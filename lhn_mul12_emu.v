==> flow/design.v <==
module lhn_7bit_adder (carryin, x, y, s, carryout);
	input carryin;
	input	[6:0] x, y;
	output [6:0] s;
	output carryout;
	wire	[6:1] c;
	fulladd stage0 (carryin, x[0], y[0], s[0], c[1]);
	fulladd stage1 (c[1], x[1], y[1], s[1], c[2]);
	fulladd stage2 (c[2], x[2], y[2], s[2], c[3]);
	fulladd stage3 (c[3], x[3], y[3], s[3], c[4]);
	fulladd stage4 (c[4], x[4], y[4], s[4], c[5]);
	fulladd stage5 (c[5], x[5], y[5], s[5], c[6]);
	fulladd stage6 (c[6], x[6], y[6], s[6], carryout);
endmodule
module fulladd (Cin, x, y, s, Cout);
	input Cin, x, y;
	output s, Cout;
	assign s = x ^ y ^ Cin;
	assign Cout = (x & y) | (x & Cin) | (y & Cin);
endmodule
module lhn_M_reg (Din, Rst, clock, Dout);
	input [6:0] Din;
	input Rst, clock;
	output reg [6:0] Dout;
	always @(posedge clock)
		if (Rst==1)
			begin
				Dout = 7'b0000000; 
			end
		else Dout=Din;
endmodule 
module lhn_and (x, y, partial_product);
	input [6:0] x;
	input y;
	output [6:0] partial_product;
	assign partial_product={x[6]&y,x[5]&y,x[4]&y,x[3]&y,x[2]&y,x[1]&y,x[0]&y};
	endmodule 
module lhn_mpl_reg (Din,Rst,clock, Dout);
	input [3:0] Din;
	input Rst, clock;
	output reg [3:0] Dout;
	always @(posedge clock)
		if (Rst==1) 
			begin 
				Dout = 4'b0000;
			end
		else Dout=Din;
	endmodule 
module lhn_mul12_emu (M_bits, clock, final_product);
	input [3:0] M_bits;  
	input clock;
	output [10:0] final_product;
	wire [6:0] M_val;
	assign M_val = {M_bits[2:0],M_bits};
	lhn_pipeline stage0 (M_val,M_bits, clock, final_product);
endmodule 
module lhn_one_stage (M,ph,mpl,clock,n_M,n_mpl,n_ph); 
	input [6:0] M,ph;
	input [3:0] mpl;
	input clock;
	output [6:0] n_M,n_ph;
	output [3:0] n_mpl;
	wire [6:0] M_out,ph_out,partial_product,sum;
	wire [3:0] mpl_out;
	wire carryout;
	wire Rst_M,Rst_mpl,Rst_ph;  
	lhn_M_reg 				first_M_reg 	(M, 1'b0, clock, M_out);
	lhn_ph_reg  			first_ph_reg 	(ph, 1'b0, clock, ph_out);
	lhn_mpl_reg 			first_mpl_reg 	(mpl, 1'b0, clock, mpl_out);
	lhn_and 					createPP 		(M_out,mpl_out[0],partial_product); 
	lhn_7bit_adder 		adder 			(1'b0, partial_product, ph_out, sum, carryout);
	assign n_M = M_out;
	assign n_ph = {carryout,sum[6:1]};
	assign n_mpl = {sum[0],mpl_out[3:1]};
	endmodule 
module lhn_ph_reg (Din,Rst, clock, Dout);
	input [6:0] Din;
	input Rst,clock;
	output reg [6:0] Dout;
	always @(posedge clock)
		if (Rst == 1) begin
			Dout = 7'b0000000;
		end
		else Dout=Din;
	endmodule 
module lhn_pipeline (M_val, m_val, clock, final_product ) ;
	input [6:0] M_val;
	input [3:0] m_val;
	input clock;
	output  [10:0] final_product;
	wire [3:0] m_val_pre, m_1, m_2, m_3,m_4;
	wire [6:0] M_1,M_2,M_3,M_4,ph_1,ph_2,ph_3,ph_4;
	lhn_preprocessing 		prepro 		(m_val, 4'b1000, m_val_pre);
	lhn_one_stage 				stage1		(M_val, 7'b0000000, m_val_pre,clock, M_1, m_1, ph_1);
	lhn_one_stage 				stage2		(M_1, ph_1, m_1,clock, M_2, m_2, ph_2);
	lhn_one_stage 				stage3		(M_2, ph_2, m_2,clock, M_3, m_3, ph_3);
	lhn_one_stage 				stage4		(M_3, ph_3, m_3,clock, M_4, m_4, ph_4);
	lhn_postprocessing 		postpro		({ph_4,m_4}, 11'b01010101010, final_product);
endmodule 
module lhn_postprocessing (Din, post_pro, Dout);
	input [10:0] Din, post_pro;
	output [10:0] Dout;
	assign Dout = Din | post_pro;
endmodule 
module lhn_preprocessing (Din,prepro,Dout);
	input [3:0] Din;
	input [3:0] prepro;
	output [3:0] Dout;
	assign Dout = Din | prepro;
endmodule 
From RTL to reports: lhn_mul12_emu
What the tools print for lhn_mul12_emu, step after step.
Line numbers count from 1 in the design file above.
Cell names lack the library's common part.
The mark - stands for no value.
Set-up
  design top: lhn_mul12_emu
  clock input: clock
  cell library: sky130hd
  library corner: tt_025C_1v80

Word-level counts
Yosys after proc, flatten, opt, wreduce and memory -nomap, before mapping. Enables and synchronous resets that opt folds into registers are not counted as muxes. Memory bits, and registers merged into a memory's read port (data or address), are not among the register bits. Print and check cells are not counted. Equal cells are merged and count once.
Operators by class
  $add $sub $neg: 0
  $mul: 0
  divide/modulo/power cells: 0
  magnitude comparators: 0
  eq/ne operators: 0
  shift operators: 0
  mux-type cells: 0
  bitwise logic cells: 141
  reductions and logical operators: 0
Operator list (number)
  1-bit AND: 76
  1-bit OR: 34
  1-bit bitwise XOR: 31
Word-level totals
  register bits after elaboration: 60
  bits in latches: 0
  memory bits (writable): 0
  bits in read-only memories: 0
  clocked read ports x word width: 0
  memories: 0
  input port bits: 5
  output and inout port bits: 11

Logic depth
Longest topological path by Yosys (ltp), each cell counted once; first at word level (registers and memories cut), then after technology mapping (sequential cells cut; the memories' decode and read muxes count).
Logic depth
  word-level depth: 20
  ABC_AREA: 0
  depth in mapped cells: 11

Netlist
Yosys stat after the flow's synthesis: flattened, memories mapped to cells. It holds for the ABC_AREA given above (unset counts as 0); a run with the other value may have another netlist.
Synthesis totals
  standard cells after synthesis: 95
  cell area after synthesis: 1243.7 um2
  sequential area: 680.7 um2
  flip-flops: 34
  buffers: 10
Cell types (number)
  dfxtp_1: 34
  fa_1: 12
  buf_4: 10
  inv_1: 14
  and2_1: 7
  ha_1: 3
  maj3_1: 3
  xnor2_1: 3
  and2_2: 2
  maj3_2: 1
  xor2_1: 1
  nand2_2: 1
  o21ai_0: 1
  conb_1: 1
  nand2_1: 1
  nor2_1: 1
The figures by module come from a second, unflattened synthesis with its own total; it is not the netlist above.
Second synthesis, totals
  cell total of the unflattened synthesis: 225
  area (unflattened synthesis): 2773.9 um2
Rows give one instance, submodules left out.
Modules
  lhn_M_reg: instances 4, cells 14, area 183.9 um2, sequential area 140.1 um2
  lhn_ph_reg: instances 4, cells 14, area 183.9 um2, sequential area 140.1 um2
  fulladd: instances 28, cells 1, area 20.0 um2, sequential area 0.0 um2
  lhn_mpl_reg: instances 4, cells 8, area 105.1 um2, sequential area 80.1 um2
  lhn_and: instances 4, cells 7, area 43.8 um2, sequential area 0.0 um2
  lhn_postprocessing: instances 1, cells 11, area 68.8 um2, sequential area 0.0 um2
  lhn_one_stage: instances 4, cells 2, area 11.3 um2, sequential area 0.0 um2
  lhn_preprocessing: instances 1, cells 4, area 25.0 um2, sequential area 0.0 um2
  lhn_pipeline: instances 1, cells 2, area 7.5 um2, sequential area 0.0 um2
  lhn_7bit_adder: instances 4, cells 0, area 0.0 um2, sequential area 0.0 um2
  lhn_mul12_emu: instances 1, cells 0, area 0.0 um2, sequential area 0.0 um2

Timing after synthesis
Path of least setup slack by OpenSTA after synthesis, without wires, with an ideal clock, recovery checks aside; 20% of the period is set as input and as output delay. Where synthesis merged equal registers, the netlist keeps one of their names.
Timing post-synthesis
  path type: flip-flop to output port
  start: register stage0.stage4.first_M_reg.Dout[4]
  end: output port (name not given)
  clock period: 3.86 ns
  output delay: 0.772 ns
  time at the first pin: 0.000 ns
  data arrival time: 2.738 ns
  data required time: 3.088 ns
  setup slack: 0.350 ns
  path delay: 2.738 ns
  stages on the path: 9
  synthesis period reached: 3.51 ns
"path delay" = arrival - input delay + setup time.
A path that ends at an output port has no setup time.
"stages on the path" counts driving pins, that of a launching flip-flop among them; a cell with two outputs on the path counts twice.
"synthesis period reached" = period - worst setup slack (recovery checks aside). The figure is calculated, with input and output delays left at 20% of the set period.
The rows between start and end are the longest chain of elaborated cells between them; the timing report does not say that the signal goes this way. Where chains are equally long, one stands for them.
A line is the first line of the expression or statement that the cell stems from. Yosys adds cells for indexed reads and writes and turns some case tables into memories.
Between the ends, post-synthesis
  cells stage by stage: dfxtp_1 and2_1 fa_1 maj3_1 fa_1 maj3_1 fa_1 maj3_1 buf_4
  length of the longest elaborated chain: 9
RTL lines, path post-synthesis
  start, declared: RTL line 24  | output reg [6:0] Dout;
  start, assigned: RTL line 28  | Dout = 7'b0000000;
  start, assigned: RTL line 30  | else Dout=Din;
  1-bit AND: RTL line 19  | assign Cout = (x & y) | (x & Cin) | (y & Cin);
  1-bit OR x2: RTL line 19
  1-bit AND: RTL line 19
  1-bit OR x2: RTL line 19
  1-bit AND: RTL line 19
  1-bit OR x2: RTL line 19
  end, declared: RTL line 52
Nets of the timed path that keep an RTL name, with a line that drives or declares them; the list need not be complete.
Nets with RTL names, path post-synthesis (RTL line)
  stage0.stage4.adder.carryout: 19

Path in the finished layout
Path of least setup slack in the final report of entry A (OpenROAD, finished layout, wires in). Where an end is a register, its clock arrival counts in the times.
Timing after layout
  path type: flip-flop to output port
  start: register stage0.stage4.first_M_reg.Dout[4]
  end: output port (name not given)
  clock period: 6.46 ns
  output delay: 1.29 ns
  time at the first pin: 0.31 ns
  data arrival time: 3.47 ns
  data required time: 5.17 ns
  setup slack: 1.70 ns
  stages on the path: 9
The rows between start and end are the longest chain of elaborated cells between them; the timing report does not say that the signal goes this way. Where chains are equally long, one stands for them.
Between the ends, after layout
  cells stage by stage: dfxtp_1 and2_1 fa_1 maj3_1 fa_1 maj3_1 fa_1 maj3_1 clkdlybuf4s50_1
  length of the longest elaborated chain: 9
RTL lines, path after layout
  start, declared: RTL line 24  | output reg [6:0] Dout;
  start, assigned: RTL line 28  | Dout = 7'b0000000;
  start, assigned: RTL line 30  | else Dout=Din;
  1-bit AND: RTL line 19  | assign Cout = (x & y) | (x & Cin) | (y & Cin);
  1-bit OR x2: RTL line 19
  1-bit AND: RTL line 19
  1-bit OR x2: RTL line 19
  1-bit AND: RTL line 19
  1-bit OR x2: RTL line 19
  end, declared: RTL line 52

==> runs of lhn_mul12_emu <==
Record of 2 stored runs of the RTL-to-layout flow on lhn_mul12_emu, platform sky130hd. The runs are unordered. Constraints: input delay and output delay 20% of the set period each, output load 0.01 pF.
"clock period achieved": clock period set for the run, less the worst setup slack. It is reckoned from that one timing run; input and output delays stay at 20% of the period that was set.
"allowed time less slack (worst setup path)" is the time allowed to the run's worst setup path (the clock period less input and output delay, where it has them) less its slack. Clock arrival times count: a late capture clock shortens it, a late launch clock lengthens it.
By "power consumption" is meant OpenSTA's value without simulated activity: inputs other than the clock are taken to toggle once in ten clock periods, and the tool carries that through the logic.

==> entry A: settings <==
{ "period_ns": 6.46, "CAP_MARGIN": 20, "CORE_MARGIN": 2, "CORE_UTILIZATION": 40, "SLEW_MARGIN": 20 }
==> entry A: results <==
power consumption: 435.5 µW
final utilization: 45.6%
allowed time less slack (worst setup path): 3.47 ns
kind of the worst setup path: flip-flop to output port
setup slack of the worst path: 1.702 ns
clock period achieved: 4.758 ns
chip area in the Yosys report: 1243.7 um2
full die area: 3571.3 um2
total negative setup slack: 0.000 ns

==> entry B: settings <==
{ "period_ns": 4.08, "CORE_UTILIZATION": 50, "SETUP_SLACK_MARGIN": 0.59, "PLACE_DENSITY": 0.38, "HOLD_SLACK_MARGIN": 0.06, "CORE_MARGIN": 2, "TNS_END_PERCENT": 15, "GPL_TIMING_DRIVEN": 1, "GPL_ROUTABILITY_DRIVEN": 1, "CTS_CLUSTER_SIZE": 75, "CTS_CLUSTER_DIAMETER": 200, "CAP_MARGIN": 35, "SLEW_MARGIN": 10, "MIN_ROUTING_LAYER": "met2" }
==> entry B: results <==
power consumption: 714.5 µW
final utilization: 57.8%
allowed time less slack (worst setup path): 2.88 ns
kind of the worst setup path: flip-flop to output port
setup slack of the worst path: 0.382 ns
clock period achieved: 3.698 ns
chip area in the Yosys report: 1243.7 um2
full die area: 2902.5 um2
total negative setup slack: 0.000 ns
